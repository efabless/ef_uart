==> flow/design.v <==
`timescale			1ns/1ps
`default_nettype		none
module EF_UART #(parameter  MDW = 9,         
                                FAW = 4,         
                                SC = 8,          
                                GFLEN = 8        
) (
    input   wire            clk,
    input   wire            rst_n,
    input   wire [15:0]     prescaler,
    input   wire            en,
    input   wire            tx_en,
    input   wire            rx_en,
    input   wire            rd,
    input   wire            wr,
    input   wire [MDW-1:0]  wdata,
    input   wire [3:0]      data_size,           
    input   wire            stop_bits_count,     
    input   wire [2:0]      parity_type,         
    input   wire [3:0]      txfifotr,
    input   wire [3:0]      rxfifotr,
    input   wire [MDW-1:0]  match_data,
    input   wire [5:0]      timeout_bits,
    input   wire            loopback_en,
    input   wire            glitch_filter_en,
    input   wire            tx_fifo_flush,
    input   wire            rx_fifo_flush,
    output  wire            tx_empty,
    output  wire            tx_full,
    output  wire [FAW-1:0]  tx_level,
    output  wire            tx_level_below,
    output  wire [MDW-1:0]  rdata,
    output  wire            rx_empty,
    output  wire            rx_full,
    output  wire [FAW-1:0]  rx_level,
    output  wire            rx_level_above,
    output  wire            break_flag,
    output  wire            match_flag,
    output  wire            frame_error_flag,
    output  wire            parity_error_flag,
    output  wire            overrun_flag,
    output  wire            timeout_flag,
    input   wire            rx,
    output  wire            tx
);
    (* keep *) wire        tx_done;
    (* keep *) wire        rx_done;
    wire        b_tick;
    wire [MDW-1:0]  tx_data;
    wire [MDW-1:0]  rx_data;
    parameter FIFO_DW = MDW;
    wire        rx_synched;
    wire        rx_filtered;
    wire        rx_in;
    ef_util_sync rx_sync (
        .clk(clk),
        .in(rx),
        .out(rx_synched)
    );
    ef_util_glitch_filter #(.N(GFLEN)) rx_glitch_filter (
        .clk(clk),
        .rst_n(rst_n),
        .en(glitch_filter_en),
        .in(rx_synched),
        .out(rx_filtered)
    );
    assign rx_in =  loopback_en         ? tx            : 
                    glitch_filter_en    ? rx_filtered   : 
                    rx_synched;
    BAUDGEN buad_gen (
        .clk(clk),
        .rst_n(rst_n),
        .prescale(prescaler),
        .en(en),
        .baudtick(b_tick)
    );
    ef_util_fifo #(.DW(FIFO_DW), .AW(FAW)) fifo_tx (
        .clk(clk),
        .rst_n(rst_n),
        .rd(tx_done),
        .wr(wr),
        .wdata(wdata),
        .empty(tx_empty),
        .full(tx_full),
        .rdata(tx_data),
        .level(tx_level),
        .flush(tx_fifo_flush)
    );
    UART_TX #(.MDW(MDW), .NUM_SAMPLES(SC)) uart_tx (
        .clk(clk),
        .resetn(rst_n),
        .tx_start(~tx_empty),
        .b_tick(b_tick & tx_en),
        .data_size(data_size),
        .parity_type(parity_type),
        .stop_bits_count(stop_bits_count),
        .d_in(tx_data),
        .tx_done(tx_done),
        .tx(tx)
    );
    ef_util_fifo #(.DW(FIFO_DW), .AW(FAW)) fifo_rx (
        .clk(clk),
        .rst_n(rst_n),
        .rd(rd),
        .wr(rx_done),
        .wdata(rx_data),
        .empty(rx_empty),
        .full(rx_full),
        .rdata(rdata),
        .level(rx_level),
        .flush(rx_fifo_flush)
    );
    UART_RX #(.MDW(MDW), .NUM_SAMPLES(SC)) uart_rx (
        .clk(clk),
        .resetn(rst_n),
        .b_tick(b_tick & rx_en),
        .data_size(data_size),
        .parity_type(parity_type),
        .stop_bits_count(stop_bits_count),
        .match_data(match_data),
        .rx(rx_in),
        .break_flag(break_flag),
        .match_flag(match_flag),
        .parity_error(parity_error_flag),
        .frame_error(frame_error_flag),
        .rx_done(rx_done),
        .dout(rx_data)
    );
    reg [5:0]   bits_count;
    reg [4:0]   samples_count;
    always @ (posedge clk, negedge rst_n) begin
        if(!rst_n) begin
            bits_count <= 0;
            samples_count <= 0;
        end
        else if(b_tick)
            if(rx_done) bits_count <= 0;
            else if(samples_count == (SC - 1)) begin
                samples_count <= 0;
                if(timeout_flag)
                    bits_count <= 0;
                else
                    bits_count <= bits_count + 1;
            end else
                samples_count <= samples_count + 1'b1;
    end
    assign tx_level_below = (tx_level < txfifotr) & ~tx_full;
    assign rx_level_above = (rx_level > rxfifotr) | rx_full;
    assign overrun_flag = rx_full & rx_done;
    assign timeout_flag = (bits_count == timeout_bits);
endmodule
module BAUDGEN
(
    input   wire        clk,
    input   wire        rst_n,
    input   wire [15:0] prescale, 
    input   wire        en,
    output  wire        baudtick
);
    reg [15:0]  count_reg;
    wire [15:0] count_next;
    always @ (posedge clk, negedge rst_n) begin
        if(!rst_n)
            count_reg <= 0;
        else if(en)
            count_reg <= count_next;
    end
    assign count_next = ((count_reg == prescale) ? 0 : count_reg + 1'b1);
    assign baudtick = ((count_reg == prescale) ? 1'b1 : 1'b0);
endmodule
module UART_RX #(parameter NUM_SAMPLES = 16, MDW = 8)(
    input   wire            clk,
    input   wire            resetn,
    input   wire            b_tick,              
    input   wire [3:0]      data_size,           
    input   wire            stop_bits_count,     
    input   wire [2:0]      parity_type,         
    input   wire            rx,                  
    input   wire [MDW-1:0]  match_data,
    output  reg             rx_done,             
    output  wire            parity_error,        
    output  wire            frame_error,         
    output  wire            break_flag,          
    output  wire            match_flag,
    output  wire [MDW-1:0]  dout                 
);
    localparam [2:0] idle_st    = 3'b000;
    localparam [2:0] start_st   = 3'b001;
    localparam [2:0] data_st    = 3'b010;
    localparam [2:0] parity_st  = 3'b011;
    localparam [2:0] stop0_st   = 3'b100;
    localparam [2:0] stop1_st   = 3'b101;
    reg [2:0]   current_state;
    reg [2:0]   next_state;
    reg [3:0]   b_reg;             
    reg [3:0]   b_next;
    reg [3:0]   count_reg;         
    reg [3:0]   count_next;
    reg [8:0]   data_reg;          
    reg [8:0]   data_next;
    reg         p_error_reg;
    reg         p_error_next;
    reg         f_error_reg;
    reg         f_error_next;
    always @ (posedge clk, negedge resetn) begin
        if(!resetn) begin
            current_state <= idle_st;
            b_reg <= 0;
            count_reg <= 0;
            data_reg <= 0;
            p_error_reg <= 0;
        end else begin
            current_state <= next_state;
            b_reg <= b_next;
            count_reg <= count_next;
            data_reg <= data_next;
            if(current_state == idle_st) 
                p_error_reg <= 0;
            else 
                if(p_error_next) 
                    p_error_reg <= p_error_next;
            if(current_state == idle_st) 
                    f_error_reg <= 0;
                else 
                    if(f_error_next) 
                        f_error_reg <= f_error_next;
        end
    end
    always @* begin
        next_state = current_state;
        b_next = b_reg;
        count_next = count_reg;
        data_next = data_reg;
        rx_done = 1'b0;
        p_error_next = 1'b0;
        f_error_next = 1'b0;
        case(current_state)
            idle_st:
                if(~rx & b_tick)
                begin
                    next_state = start_st;
                    b_next = 0;
                end
            start_st:
                if(b_tick)
                    if(b_reg == (NUM_SAMPLES/2 - 1)) begin
                        next_state = data_st;
                        b_next = 0;
                        count_next = 0;
                    end else
                        b_next = b_reg + 1'b1;
            data_st:
                if(b_tick)
                    if(b_reg == (NUM_SAMPLES - 1)) begin
                        b_next = 0;
                        data_next = {rx, data_reg [(MDW-1):1]};
                        if(count_next == (data_size - 1)) 
                            if(parity_type == 3'b000)         
                                next_state = stop0_st;
                            else
                                next_state = parity_st;
                        else
                            count_next = count_reg + 1'b1;
                    end else
                        b_next = b_reg + 1;
            parity_st:
                if(b_tick)
                    if(b_reg == (NUM_SAMPLES - 1)) begin
                        b_next = 0;
                        next_state = stop0_st;
                        case (parity_type)
                            3'b001 :  
                                if(~^dout != rx) p_error_next = 1;
                            3'b010 :  
                                if(^dout != rx) p_error_next = 1;
                            3'b100 :  
                                if(1'b0 != rx) p_error_next = 1;
                            3'b101 :  
                                if(1'b1 != rx) p_error_next = 1;
                        endcase
                    end else
                        b_next = b_reg + 1;  
            stop0_st:
                if(b_tick)
                    if(b_reg == (NUM_SAMPLES - 1)) begin 
                        b_next = 0;
                        if(!rx) f_error_next = 1;
                        if(stop_bits_count)          
                            next_state = stop1_st;
                        else begin                   
                            next_state = idle_st;
                            rx_done = 1'b1;
                        end
                    end else
                        b_next = b_reg + 1;
            stop1_st:
                if(b_tick)
                    if(b_reg == (NUM_SAMPLES - 1)) begin  
                        b_next = 0;
                        next_state = idle_st;
                        rx_done = 1'b1;
                        if(!rx) f_error_next = 1;
                    end else
                        b_next = b_reg + 1;
        endcase
    end
    reg [11:0] brk;
    always @ (posedge clk, negedge resetn) begin
        if(!resetn) 
            brk <= 12'hFFF;
        else if(b_tick)
            if(b_reg == (NUM_SAMPLES - 1)) begin
                if(current_state == idle_st)
                    brk <= 12'hFFF;
                else
                    brk <= {brk[10:0], rx};
            end
    end
    assign      dout            =   data_reg >> (9-data_size);
    assign      parity_error    =   p_error_reg & rx_done;
    assign      frame_error     =   f_error_reg & rx_done;
    assign      break_flag      =   (brk == 0);
    assign      match_flag      =   (match_data == dout) & rx_done;
endmodule
module UART_TX #(parameter NUM_SAMPLES = 16, MDW = 8)(
    input   wire                clk,
    input   wire                resetn,
    input   wire                tx_start,        
    input   wire                b_tick,              
    input   wire [3:0]          data_size,           
    input   wire                stop_bits_count,     
    input   wire [2:0]          parity_type,         
    input   wire [MDW-1:0]      d_in,                
    output  reg                 tx_done,             
    output  wire                tx                   
);
    localparam [2:0] idle_st    = 3'b000;
    localparam [2:0] start_st   = 3'b001;
    localparam [2:0] data_st    = 3'b010;
    localparam [2:0] parity_st  = 3'b011;
    localparam [2:0] stop0_st   = 3'b100;
    localparam [2:0] stop1_st   = 3'b101;
    reg [2:0]   current_state;
    reg [2:0]   next_state;
    reg [3:0]   b_reg;           
    reg [3:0]   b_next;
    reg [3:0]   count_reg;       
    reg [3:0]   count_next;
    reg [8:0]   data_reg;        
    reg [8:0]   data_next;
    reg         tx_reg;          
    reg         tx_next;
    wire [MDW-1:0] pdata = (d_in) & ~({MDW{1'b1}} << data_size);
    always @(posedge clk, negedge resetn) begin
        if(!resetn) begin
            current_state   <= idle_st;
            b_reg           <= 0;
            count_reg       <= 0;
            data_reg        <= 0;
            tx_reg          <= 1'b1;
        end else begin
            current_state   <= next_state;
            b_reg           <= b_next;
            count_reg       <= count_next;
            data_reg        <= data_next;
            tx_reg          <= tx_next;
        end
    end
    always @* begin
        next_state  =   current_state;
        tx_done     =   1'b0;
        b_next      =   b_reg;
        count_next  =   count_reg;
        data_next   =   data_reg;
        tx_next     =   tx_reg;
        case(current_state)
            idle_st: begin
                tx_next = 1'b1;
                if(tx_start) begin
                    next_state = start_st;
                    b_next = 0;
                    data_next = d_in;
                end
            end
            start_st: begin  
                tx_next = 1'b0;
                if(b_tick)
                    if(b_reg == (NUM_SAMPLES)) begin
                        next_state = data_st;
                        b_next = 0;
                        count_next = 0;
                    end
                    else
                        b_next = b_reg + 1;
            end
            data_st: begin  
                tx_next = data_reg[0];
                if(b_tick)
                    if(b_reg == (NUM_SAMPLES - 1)) begin
                        b_next = 0;
                        data_next = data_reg >> 1;
                        if(count_next == (data_size - 1)) 
                            if(parity_type == 3'b000)         
                                next_state = stop0_st;
                            else
                                next_state = parity_st;
                        else
                            count_next = count_reg + 1;
                    end
                    else
                        b_next = b_reg + 1;
            end
            parity_st: begin
                tx_next = 1'b0;
                case (parity_type)
                    3'b001 :  
                        tx_next = ~^pdata;
                    3'b010 :  
                        tx_next = ^pdata;
                    3'b100 :  
                        tx_next = 0;
                    3'b101 :  
                        tx_next = 1;
                endcase
                if(b_tick)
                    if(b_reg == (NUM_SAMPLES - 1)) begin
                        b_next = 0;
                        next_state = stop0_st;
                    end else
                        b_next = b_reg + 1;
            end
            stop0_st: begin  
                tx_next = 1'b1;
                if(b_tick)
                    if(b_reg == (NUM_SAMPLES - 1)) begin
                        b_next = 0;
                        if(stop_bits_count)          
                                next_state = stop1_st;
                        else begin                   
                            next_state = idle_st;
                            tx_done = 1'b1;
                        end        
                    end
                    else
                        b_next = b_reg + 1;
            end
            stop1_st: begin
                tx_next = 1'b1;
                if(b_tick)
                    if(b_reg == (NUM_SAMPLES - 1)) begin  
                        b_next = 0;
                        next_state = idle_st;
                        tx_done = 1'b1;
                    end else
                        b_next = b_reg + 1;
            end
        endcase
    end
    assign tx = tx_reg;
endmodule
* Tool chain data of BAUDGEN
Tool output for the design above, in the order of the flow.
Lines are those of the file above, counted from 1.
Cell names lack the library's common part.
The mark n/a stands for no value.
- Top :: BAUDGEN
- Clock input :: clk
- Library :: sky130hd
- Timing corner :: tt_025C_1v80

* Word-level counts
Source: Yosys, flattened and elaborated, memories not mapped. Widths are those after wreduce; folded enables and synchronous resets count as part of the registers. Registers that Yosys merges into a memory's read port (data or address) are not register bits. Print and check cells do not count. Equal cells are merged and count once.
- Add/subtract/negate cells :: 1
- Multiply operators :: 0
- Divide/modulo/power cells :: 0
- Magnitude comparators :: 0
- Equal/unequal tests :: 1
- Shifts and indexed selects :: 0
- Multiplexer cells :: 2
- Bitwise logic cells :: 0
- Reduce/logical cells :: 0
** Operators with widths (count)
- 16-bit by 1-bit adder with 16-bit output (second input constant) :: 1
- 16-bit equality test :: 1
- 16-bit 2-to-1 mux :: 1
- 1-bit 2-to-1 mux :: 1
- Register bits :: 16
- Latch bits :: 0
- RAM bits :: 0
- Memory bits (read-only) :: 0
- Clocked read ports x word width :: 0
- Memory cells :: 0
- Input bits :: 19
- Elaborated cells :: 5

* Depth
Yosys ltp: most cells in a row. Word level: on the elaborated netlist, between registers, memories and ports. Mapped: between sequential cells and ports; inverters and the memories' decode and read muxes count.
- Depth after elaboration :: 2
- ABC_AREA :: 0
- Gate-level depth with buffers :: 6
- Mapped depth without buffers :: 5

* Netlist
The flow's flattened synthesis, as Yosys stat reports it; memories are mapped. The netlist is that of the ABC_AREA named above (0 if unset); the other value can give another one.
** Cells by type
- dfrtp_1 :: count 16, total area 400.384 um^2
- xnor2_1 :: count 21, total area 183.926 um^2
- nand4_1 :: count 8, total area 50.048 um^2
- a21oi_1 :: count 9, total area 45.043 um^2
- nor4_4 :: count 2, total area 42.541 um^2
- nand2_1 :: count 11, total area 41.29 um^2
- nand3_1 :: count 5, total area 25.024 um^2
- nor2_1 :: count 6, total area 22.522 um^2
- mux2i_1 :: count 2, total area 20.019 um^2
- a31o_2 :: count 2, total area 17.517 um^2
- o2bb2ai_1 :: count 2, total area 17.517 um^2
- a211oi_1 :: count 2, total area 15.014 um^2
- a22oi_1 :: count 2, total area 15.014 um^2
- inv_1 :: count 4, total area 15.014 um^2
- o2bb2ai_2 :: count 1, total area 15.014 um^2
- and3_1 :: count 2, total area 12.512 um^2
- ha_1 :: count 1, total area 12.512 um^2
- nand4_2 :: count 1, total area 12.512 um^2
Other cell types: 16; their cells: 21.
- Cells in the netlist :: 118
- Cell area after synthesis :: 1108.6 um^2
- Flip-flops :: 16

* Path before layout
Source: OpenSTA report_checks on the synthesized netlist (no wires, ideal clock, input and output delay 20% of the period each), path of least setup slack; recovery checks are left aside. Register names are those of the netlist, which keeps one name where synthesis merged equal registers.
- Path type :: reg2out
- From :: register count_reg[5]
- To :: output baudtick
- Clock period :: 2.09 ns
- Output delay :: 0.418 ns
- Launch time at the first pin :: 0.000 ns
- Arrival :: 1.396 ns
- Data required time :: 1.672 ns
- Slack :: 0.276 ns
- Path delay :: 1.396 ns
- Stages on the path :: 6
- Path buffers :: 2
- Period reached after synthesis :: 1.814 ns
"path delay" = arrival - input delay + setup time.
At an output port there is no setup time.
"stages on the path": output pins that drive a net of the path, with the launching flip-flop's if there is one; two outputs of one cell count as two.
"period reached after synthesis" is the clock period less the worst setup slack; recovery checks do not enter. This is arithmetic on one report: input and output delays are still those of the set period (20% each).
Between the ends stands the longest chain of elaborated cells between them, by number of cells; it is not shown to be the way that was timed. Of several equally long chains one is given.
A line is the first line of the expression or statement that the cell stems from. Yosys adds cells for indexed reads and writes and turns some case tables into memories.
- Cells stage by stage :: dfrtp_1 -> clkbuf_2 -> xnor2_1 -> nand4_1 -> nor4_4 -> buf_6
- Cells in the longest elaborated chain :: 2
** RTL lines, path after synthesis
- from (decl) :: line 160 : reg [15:0]  count_reg;
- from (assign) :: line 164 : count_reg <= 0;
- from (assign) :: line 166 : count_reg <= count_next;
- 16-bit equality test :: line 169 : assign baudtick = ((count_reg == prescale) ? 1'b1 : 1'b0);
- 1-bit 2-to-1 mux :: line 169
- to (decl) :: line 158 : output  wire        baudtick

* Worst path after layout
Path of least setup slack in the final report of stored run 1 (OpenROAD, finished layout, wires in). Where an end is a register, its clock arrival counts in the times.
- Path type :: in2out
- From :: input prescale[10]
- To :: output baudtick
- Clock period :: 2.17 ns
- Input delay :: 0.43 ns
- Output delay :: 0.43 ns
- Launch time at the first pin :: 0.43 ns
- Arrival :: 1.72 ns
- Data required time :: 1.74 ns
- Slack :: 0.01 ns
- Stages on the path :: 5
- Path buffers :: 2
Between the ends stands the longest chain of elaborated cells between them, by number of cells; it is not shown to be the way that was timed. Of several equally long chains one is given.
- Cells stage by stage :: clkdlybuf4s50_1 -> xnor2_1 -> nand4_1 -> nor4_4 -> buf_2
- Cells in the longest elaborated chain :: 2
** RTL lines, path post-layout
- from (decl) :: line 156 : input   wire [15:0] prescale,
- 16-bit equality test :: line 169 : assign baudtick = ((count_reg == prescale) ? 1'b1 : 1'b0);
- 1-bit 2-to-1 mux :: line 169
- to (decl) :: line 158 : output  wire        baudtick

## Implementation results

Measured results for BAUDGEN: 2 stored runs of the Yosys and OpenROAD flow on sky130hd. The settings differ; the order carries no meaning. The constraints put input and output delay at 20% of the set period each and load the outputs with 0.01 pF.
"clock period achieved" is the run's clock period less its worst setup slack. It is reckoned from that one timing run; input and output delays stay at 20% of the period that was set.
"time of the worst setup path" means the part of the period allowed to the worst setup path (the constraints hold back 20% at inputs and 20% at outputs) less its slack; where the path has registers, the arrival times of their clocks count too.

** Stored run 1
- Settings :: period_ns=2.17; CORE_UTILIZATION=51; SETUP_SLACK_MARGIN=-0.03; PLACE_DENSITY_LB_ADDON=0.19; CELL_PAD_IN_SITES_DETAIL_PLACEMENT=0; TNS_END_PERCENT=70; GPL_TIMING_DRIVEN=1; GPL_ROUTABILITY_DRIVEN=0; CAP_MARGIN=20; SLEW_MARGIN=10; MAX_ROUTING_LAYER=met4; CORE_MARGIN=2
- Netlist area reported by Yosys :: 1108.6 um^2
- Standard-cell area of the final layout :: 1460.2 um^2
- Clock period achieved :: 2.156 ns
- Summed negative setup slack :: 0.000 ns
- Die footprint :: 2562.4 um^2
- Smallest setup slack :: 0.014 ns
- Time of the worst setup path :: 1.29 ns
- Type of the worst setup path :: in2out

** Stored run 2
- Settings :: period_ns=1.8; CORE_UTILIZATION=21; PLACE_DENSITY=0.68; CORE_ASPECT_RATIO=1.86; CTS_CLUSTER_DIAMETER=253; SLEW_MARGIN=30; MIN_ROUTING_LAYER=met1; CAP_MARGIN=20; CORE_MARGIN=2
- Netlist area reported by Yosys :: 1108.6 um^2
- Clock period achieved :: 1.872 ns
- Smallest setup slack :: -0.072 ns
- Time of the worst setup path :: 1.51 ns
- Type of the worst setup path :: reg2out
- Summed negative setup slack :: -0.072 ns
- Standard-cell area of the final layout :: 1559.0 um^2
- Die footprint :: 5904.5 um^2
